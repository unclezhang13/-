==> flow/design.v <==
`timescale 1ns/1ns
module width_24to128(
	input 				clk 		,   
	input 				rst_n		,
	input				valid_in	,
	input	[23:0]		data_in		,
 	output	reg			valid_out	,
	output  reg [127:0]	data_out
);
    reg [3:0] cnt;
    reg [127:0] data;
always @(posedge clk or negedge rst_n) begin
    if (!rst_n) begin
        valid_out <= 0;
        data_out <= 0;
        cnt <= 0;
    end
    else if (valid_in) begin
        if (cnt==5) begin 			 
            cnt <= 6;
            data_out <= {data[119:0], data_in[23:16]};
            data <= data_in[15:0];   
            valid_out <= 1;
        end
        else if (cnt==10) begin		 
            cnt <= 11;
            data_out <= {data[111:0], data_in[23:8]};
            data <= data_in[7:0];    
            valid_out <= 1;
        end
        else if (cnt==15) begin		 
            cnt <= 0;
            data_out <= {data[103:0], data_in[23:0]};
            valid_out <= 1;
        end
        else begin					 
            cnt <= cnt+1;
            data <= {data[95:0], data_in[23:0]};
            valid_out <= 0;
        end
    end
    else
        valid_out <= 0;
end
endmodule
# Tool chain data of width_24to128
# Tool output for the design above, in the order of the flow.
# Line numbers count from 1 in the design file above.
# Library cell names are shortened.
# Not given: -
# setup
design	width_24to128
clock_port	clk
lib	sky130hd
lib_corner	tt_025C_1v80

# Word level
# Yosys after proc, flatten, opt, wreduce and memory -nomap, before mapping. Memory bits, and registers merged into a memory's read port (data or address), are not among the register bits. Print and check cells are not counted. Equal cells are merged and count once.
# word_totals
reg_bits	253
inputBits	27
wordCells	27
# op_classes
addsub	1
eq_ne	4
n_mux	13
n_reduce_logical	4
# ops
operator	n
128-bit 2-to-1 mux	3
120-bit 2-to-1 mux	1
16-bit 2-to-1 mux	2
4-bit 2-to-1 mux	3
4-bit equality test with constant B	2
4-bit by 1-bit adder with 4-bit output with constant B	1
4-bit by 3-bit equality test with 1-bit output with constant B	1
1-bit 2-to-1 mux	4
3-bit != test with constant B	1
3-bit AND reduction	1
3-bit nonzero test	1
2-bit AND reduction	1
2-bit OR reduction	1

# Depth
# Depth = most cells in a row (Yosys ltp): at word level without a register or memory, in the mapped netlist without a sequential cell, where the memories' decode and read muxes count.
# depth
ltp_word	5
abc_area	0
mapped_depth	8

# After synthesis
# The flow's flattened synthesis, as Yosys stat reports it; memories are mapped. The netlist is that of the ABC_AREA named above (0 if unset); the other value can give another one.
# by_type
type	n	type_area_um2
edfxtp_1	120	3.6E+03
dfrtp_1	133	3.33E+03
mux2_2	128	1.44E+03
a221o_1	128	1.28E+03
and3_4	69	776.995
and3_1	59	369.104
buf_6	16	180.173
buf_2	24	120.115
buf_4	13	97.594
clkbuf_1	19	71.318
and2_1	9	56.304
nand3b_4	2	40.038
ha_1	3	37.536
nand2_1	3	11.261
a21oi_1	2	10.01
a32o_1	1	10.01
mux2i_1	1	10.01
o21ai_0	2	10.01
# Other cell types: 11; their cells: 13.
# synth_totals
mapped_cells	745
yosys_area_mm2	0.0115273
flip_flops	253
buffers	73

# Path before layout
# Path of least setup slack by OpenSTA after synthesis, without wires, with an ideal clock, recovery checks aside; 20% of the period is set as input and as output delay. Where synthesis merged equal registers, the netlist keeps one of their names.
# synth_timing
path_kind	in2reg
from	in valid_in
to	reg data[0]
tclk_ns	10.9
input_delay_ns	2.180
setup_ns	0.639
launch_ns	2.180
arrival_time_ns	8.319
t_required_ns	10.261
path_slack_ns	1.941
path_delay_ns	6.778
path_stages	3
synth_period_reached_ns	8.959
# "path_delay_ns" is the arrival time less input delay plus setup time.
# "path_stages" counts driving pins, that of a launching flip-flop among them; a cell with two outputs on the path counts twice.
# "synth_period_reached_ns" is the clock period less the worst setup slack; recovery checks do not enter. This is arithmetic on one report: input and output delays are still those of the set period (20% each).
# Between the ends stands the longest chain of elaborated cells between them, by number of cells; it is not shown to be the way that was timed. Of several equally long chains one is given.
# Each line given opens the expression or statement behind the cell; cells for indexed reads and writes are added by Yosys, which also makes memories of some case tables.
# At most two assigning lines are given for a register; there are more.
# synth_via
cell_sequence	clkbuf_1 > nand2_1 > a21oi_1
elab_chain_len	1
# synth_rtl
item	line	text
start: declaration	5	input valid_in ,
3-bit AND reduction	-
end: assignment	22	data <= data_in[15:0];
end: assignment	28	data <= data_in[7:0];

# 2 stored runs of width_24to128 in the flow (synthesis by Yosys, layout by OpenROAD, sky130hd cells), in arbitrary order. Constraints: input delay and output delay 20% of the set period each, output load 0.01 pF.
# Settings: - = not set for that run.
run	period_ns	CORE_UTILIZATION	PLACE_DENSITY_LB_ADDON	CELL_PAD_IN_SITES_GLOBAL_PLACEMENT	GPL_TIMING_DRIVEN	CAP_MARGIN	SLEW_MARGIN	CORE_MARGIN	SETUP_SLACK_MARGIN	TNS_END_PERCENT	ABC_AREA	CTS_CLUSTER_DIAMETER
run 1	9.59	64	0.21	2	1	15	5	2	-	-	-	-
run 2	13.0	60	0.15	3	-	15	20	2	2.38	65	0	217
# Run 1: stopped before the end: placement reported FLW-0024
# Run 2: stopped before the end: placement reported FLW-0024
