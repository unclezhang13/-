==> flow/design.v <==
`timescale 1ns/1ns
module mul(
    input [3:0] a,
    input [3:0] b,
    output [7:0] c
);
    wire [7:0] tmp [3:0];
    genvar i;
    generate for (i=0; i<4; i=i+1) begin
        assign tmp[i] = a[i] ? b << i : 'd0;
    end
    endgenerate
    assign c = tmp[0] + tmp[1] + tmp[2] + tmp[3];
endmodule
module calculation(
	input clk,
	input rst_n,
	input [3:0] a,
	input [3:0] b,
	output [8:0] c
	);
    wire [7:0] tmp0;
    wire [7:0] tmp1;
    reg  [8:0] c_r;
    mul mul_0 (a, 12, tmp0);
    mul mul_1 (b, 5 , tmp1);
    always @(posedge clk or negedge rst_n) begin
        if (!rst_n) begin
            c_r <= 'd0;
        end
        else begin
            c_r <= tmp0 + tmp1;
        end
    end
    assign c = c_r;
endmodule
Tool chain data of calculation
The steps from the RTL of calculation to its reports follow in flow order.
Line numbers count from 1 in the design file above.
Operators: Yosys type, input widths -> output width; for muxes data width and select width s.
Library cell names are shortened.
{ "setup": {"design": "calculation", "clock_port": "clk", "cell_library": "sky130hd", "lib_corner": "tt_025C_1v80"} }

Word level
Source: Yosys, flattened and elaborated, memories not mapped. Widths are those after wreduce; folded enables and synchronous resets count as part of the registers. Registers that Yosys merges into a memory's read port (data or address) are not register bits. Print and check cells do not count. Equal cells are merged and count once.
{ "classes": {"n_div": 0, "addsub": 7, "shifts": 0, "muxes": 8, "n_eq": 0, "logic": 0, "multipliers": 0, "reduce_logical": 0, "n_cmp": 0} }
{ "ops": {"columns": ["operator", "n"], "rows": [
  ["$add 8x6->8", 2],
  ["$mux 6", 2],
  ["$mux 5", 2],
  ["$add 8x8->9", 1],
  ["$add 8x5->8", 1],
  ["$add 8x7->8", 1],
  ["$mux 4", 2],
  ["$mux 7", 1],
  ["$add 4x5->6", 1],
  ["$add 3x4->5", 1],
  ["$mux 3", 1]
]} }
{ "bits": {"latch_bits": 0, "ff_bits": 9, "mem_bits_rw": 0, "rom_bits": 0, "word_cells": 16, "clocked_rd_ports_x_width": 0, "memories": 0, "output_inout_bits": 9, "input_bits": 10} }

Logic depth
Longest topological path by Yosys (ltp), each cell counted once; first at word level (registers and memories cut), then after technology mapping (sequential cells cut; the memories' decode and read muxes count).
{ "depth": {"ltp_word": 5, "ABC_AREA": 0, "mapped_depth": 11, "depth_no_buf": 11} }

Mapped cells and area
The flow's flattened synthesis, as Yosys stat reports it; memories are mapped. The netlist is that of the ABC_AREA named above (0 if unset); the other value can give another one.
{ "mapped": {"synth_area_mm2": 0.0006294, "cells": 56, "ffs": 9} }
{ "types": {"columns": ["type", "n", "type_area_um2"], "rows": [
  ["dfrtp_1", 9, 225.216],
  ["ha_1", 11, 137.632],
  ["fa_1", 4, 80.077],
  ["inv_1", 12, 45.043],
  ["xnor2_1", 4, 35.034],
  ["xor2_1", 2, 17.517],
  ["a21oi_1", 3, 15.014],
  ["a211oi_2", 1, 12.512],
  ["a21o_2", 1, 8.758],
  ["a21o_1", 1, 7.507],
  ["o21a_1", 1, 7.507],
  ["o21bai_1", 1, 7.507],
  ["and3_1", 1, 6.256],
  ["nor2b_1", 1, 6.256],
  ["o21ai_0", 1, 5.005],
  ["o21ai_1", 1, 5.005],
  ["nand2_1", 1, 3.754],
  ["nor2_1", 1, 3.754]
]} }
The figures by module come from a second, unflattened synthesis with its own total; it is not the netlist above.
{ "hier_totals": {"cells_unflattened": 137, "hier_area_mm2": 0.0013275} }
Each row is one instance without its submodules.
{ "by_module": {"columns": ["mod", "instances", "mod_seq_area_mm2", "area_mm2", "cells"], "rows": [
  ["mul", 2, 0, 0.0003854, 42],
  ["calculation", 1, 0.0002252, 0.0005568, 53]
]} }

Path before layout
Source: OpenSTA report_checks on the synthesized netlist (no wires, ideal clock, input and output delay 20% of the period each), path of least setup slack; recovery checks are left aside. Register names are those of the netlist, which keeps one name where synthesis merged equal registers.
{ "synth_timing": {"kind": "input-to-reg", "startpoint": "input port a[0]", "endpoint": "register c_r[7]", "t_first_pin_ps": 470, "path_delay_ps": 2037, "t_arrival_ps": 2428, "t_required_ps": 2271, "setup_ps": 79, "path_slack_ps": -157, "driving_pins": 11, "input_delay_ps": 470, "tclk_ps": 2350, "synth_period_reached_ps": 2507} }
"path_delay_ps" is the arrival time less input delay plus setup time.
"driving_pins" counts driving pins, that of a launching flip-flop among them; a cell with two outputs on the path counts twice.
"synth_period_reached_ps" = period - worst setup slack (recovery checks aside). The figure is calculated, with input and output delays left at 20% of the set period.
The rows between start and end are the longest chain of elaborated cells between them; the timing report does not say that the signal goes this way. Where chains are equally long, one stands for them.
Each line given opens the expression or statement behind the cell; cells for indexed reads and writes are added by Yosys, which also makes memories of some case tables.
{ "synth_between": {"cell_sequence": "ha_1 > inv_1 > fa_1 > inv_1 > ha_1 > inv_1 > fa_1 > inv_1 > ha_1 > a21oi_1 > xor2_1", "elab_chain_cells": 5} }
{ "synth_rtl": {"columns": ["element", "line", "text"], "rows": [
  ["from (decl)", 18, "input [3:0] a,"],
  ["$mux 4", 10, "assign tmp[i] = a[i] ? b << i : 'd0;"],
  ["$add 4x5->6", 13, "assign c = tmp[0] + tmp[1] + tmp[2] + tmp[3];"],
  ["$add 8x6->8", 13, null],
  ["$add 8x7->8", 13, null],
  ["$add 8x8->9", 32, "c_r <= tmp0 + tmp1;"],
  ["to (assign)", 29, "c_r <= 'd0;"],
  ["to (assign)", 32, null],
  ["to (decl)", 24, "reg  [8:0] c_r;"]
]} }

Worst path after layout
From the final timing report of flow run 1: the path of least setup slack in the routed layout; clock arrival at registers is part of the times.
The path's times are printed in steps of 10 ps; the period is the one set.
{ "layout_timing": {"kind": "input-to-reg", "startpoint": "input port a[0]", "endpoint": "register c_r[6]", "input_delay_ps": 470, "t_first_pin_ps": 470, "t_required_ps": 2470, "t_arrival_ps": 2420, "driving_pins": 12, "setup_ps": 110, "tclk_ps": 2330, "path_slack_ps": 40} }
The rows between start and end are the longest chain of elaborated cells between them; the timing report does not say that the signal goes this way. Where chains are equally long, one stands for them.
{ "layout_between": {"cell_sequence": "buf_6 > ha_4 > inv_2 > fa_1 > inv_1 > ha_2 > inv_2 > fa_1 > inv_2 > ha_4 > buf_6 > xnor2_2", "elab_chain_cells": 5} }
{ "layout_rtl": {"columns": ["element", "line", "text"], "rows": [
  ["from (decl)", 18, "input [3:0] a,"],
  ["$mux 4", 10, "assign tmp[i] = a[i] ? b << i : 'd0;"],
  ["$add 4x5->6", 13, "assign c = tmp[0] + tmp[1] + tmp[2] + tmp[3];"],
  ["$add 8x6->8", 13, null],
  ["$add 8x7->8", 13, null],
  ["$add 8x8->9", 32, "c_r <= tmp0 + tmp1;"],
  ["to (assign)", 29, "c_r <= 'd0;"],
  ["to (assign)", 32, null],
  ["to (decl)", 24, "reg  [8:0] c_r;"]
]} }

Subject: calculation on sky130hd, stored results

Hello all,

Design calculation on sky130hd. What follows are 2 stored runs of the flow, each under its own settings; their order means nothing. The constraints put input and output delay at 20% of the set period each and load the outputs with 0.01 pF.
"period_less_ws_ps" = clock period - worst setup slack. The figure is calculated, with input and output delays left at 20% of the set period.
"worst_path_ps" means the part of the period allowed to the worst setup path (the constraints hold back 20% at inputs and 20% at outputs) less its slack; where the path has registers, the arrival times of their clocks count too.
By "final_power_uw" is meant OpenSTA's value without simulated activity: inputs other than the clock are taken to toggle once in ten clock periods, and the tool carries that through the logic.
"worst_path_ps" is known to 10 ps.

Flow run 1
==> flow/run.sh <==
#!/bin/bash
# the make line also repeats the synthesis and layout settings of config.mk as NAME=value (left out here)
make -C /OpenROAD-flow-scripts/flow DESIGN_CONFIG=/design/flow/config.mk WORK_HOME=/design/flow/orfs CLKGATE_MAP_FILE= finish
==> flow/config.mk <==
export PLATFORM = sky130hd
export DESIGN_NAME = calculation
export DESIGN_NICKNAME = calculation
export VERILOG_FILES = /design/flow/design.v
export SDC_FILE = /design/flow/constraint.sdc
export NUM_CORES = 4
export LEC_CHECK = 0
export CAP_MARGIN = 40
export CELL_PAD_IN_SITES_GLOBAL_PLACEMENT = 0
export CORE_ASPECT_RATIO = 0.71
export CORE_MARGIN = 2
export CORE_UTILIZATION = 28
export MAX_ROUTING_LAYER = met5
export MIN_ROUTING_LAYER = met1
export PLACE_DENSITY_LB_ADDON = 0.19
export SETUP_SLACK_MARGIN = 0.39
export SLEW_MARGIN = 20
==> flow/constraint.sdc <==
create_clock -name core_clock -period 2.33 [get_ports {clk}]
set_input_delay 0.4660 -clock core_clock [delete_from_list [all_inputs] [get_ports {clk}]]
set_output_delay 0.4660 -clock core_clock [all_outputs]
set_load 0.01 [all_outputs]

==> results of flow run 1, as JSON <==
{
  "ws_hold_ps": 363,
  "period_less_ws_ps": 2286,
  "worst_path_ps": 1820,
  "worst_path_kind": "input-to-reg",
  "tns_ps": 0,
  "synth_chip_area_mm2": 0.0006294,
  "final_power_uw": 689.2,
  "layout_stdcell_area_mm2": 0.001076,
  "util_pct": 50.8,
  "setup_worst_slack_ps": 44,
  "final_die_area_mm2": 0.0026487
}

Flow run 2
==> flow/run.sh <==
#!/bin/bash
# the make line also repeats the synthesis and layout settings of config.mk as NAME=value (left out here)
make -C /OpenROAD-flow-scripts/flow DESIGN_CONFIG=/design/flow/config.mk WORK_HOME=/design/flow/orfs CLKGATE_MAP_FILE= finish
==> flow/config.mk <==
export PLATFORM = sky130hd
export DESIGN_NAME = calculation
export DESIGN_NICKNAME = calculation
export VERILOG_FILES = /design/flow/design.v
export SDC_FILE = /design/flow/constraint.sdc
export NUM_CORES = 4
export LEC_CHECK = 0
export ABC_AREA = 0
export CAP_MARGIN = 20
export CORE_MARGIN = 7
export CORE_UTILIZATION = 67
export MAX_ROUTING_LAYER = met4
export PLACE_DENSITY = 0.59
export SETUP_SLACK_MARGIN = 0.09
export SLEW_MARGIN = 20
==> flow/constraint.sdc <==
create_clock -name core_clock -period 1.46 [get_ports {clk}]
set_input_delay 0.2920 -clock core_clock [delete_from_list [all_inputs] [get_ports {clk}]]
set_output_delay 0.2920 -clock core_clock [all_outputs]
set_load 0.01 [all_outputs]

==> results of flow run 2, as JSON <==
{
  "outcome": "no results, floorplanning failed with PDN-0185"
}

Thanks
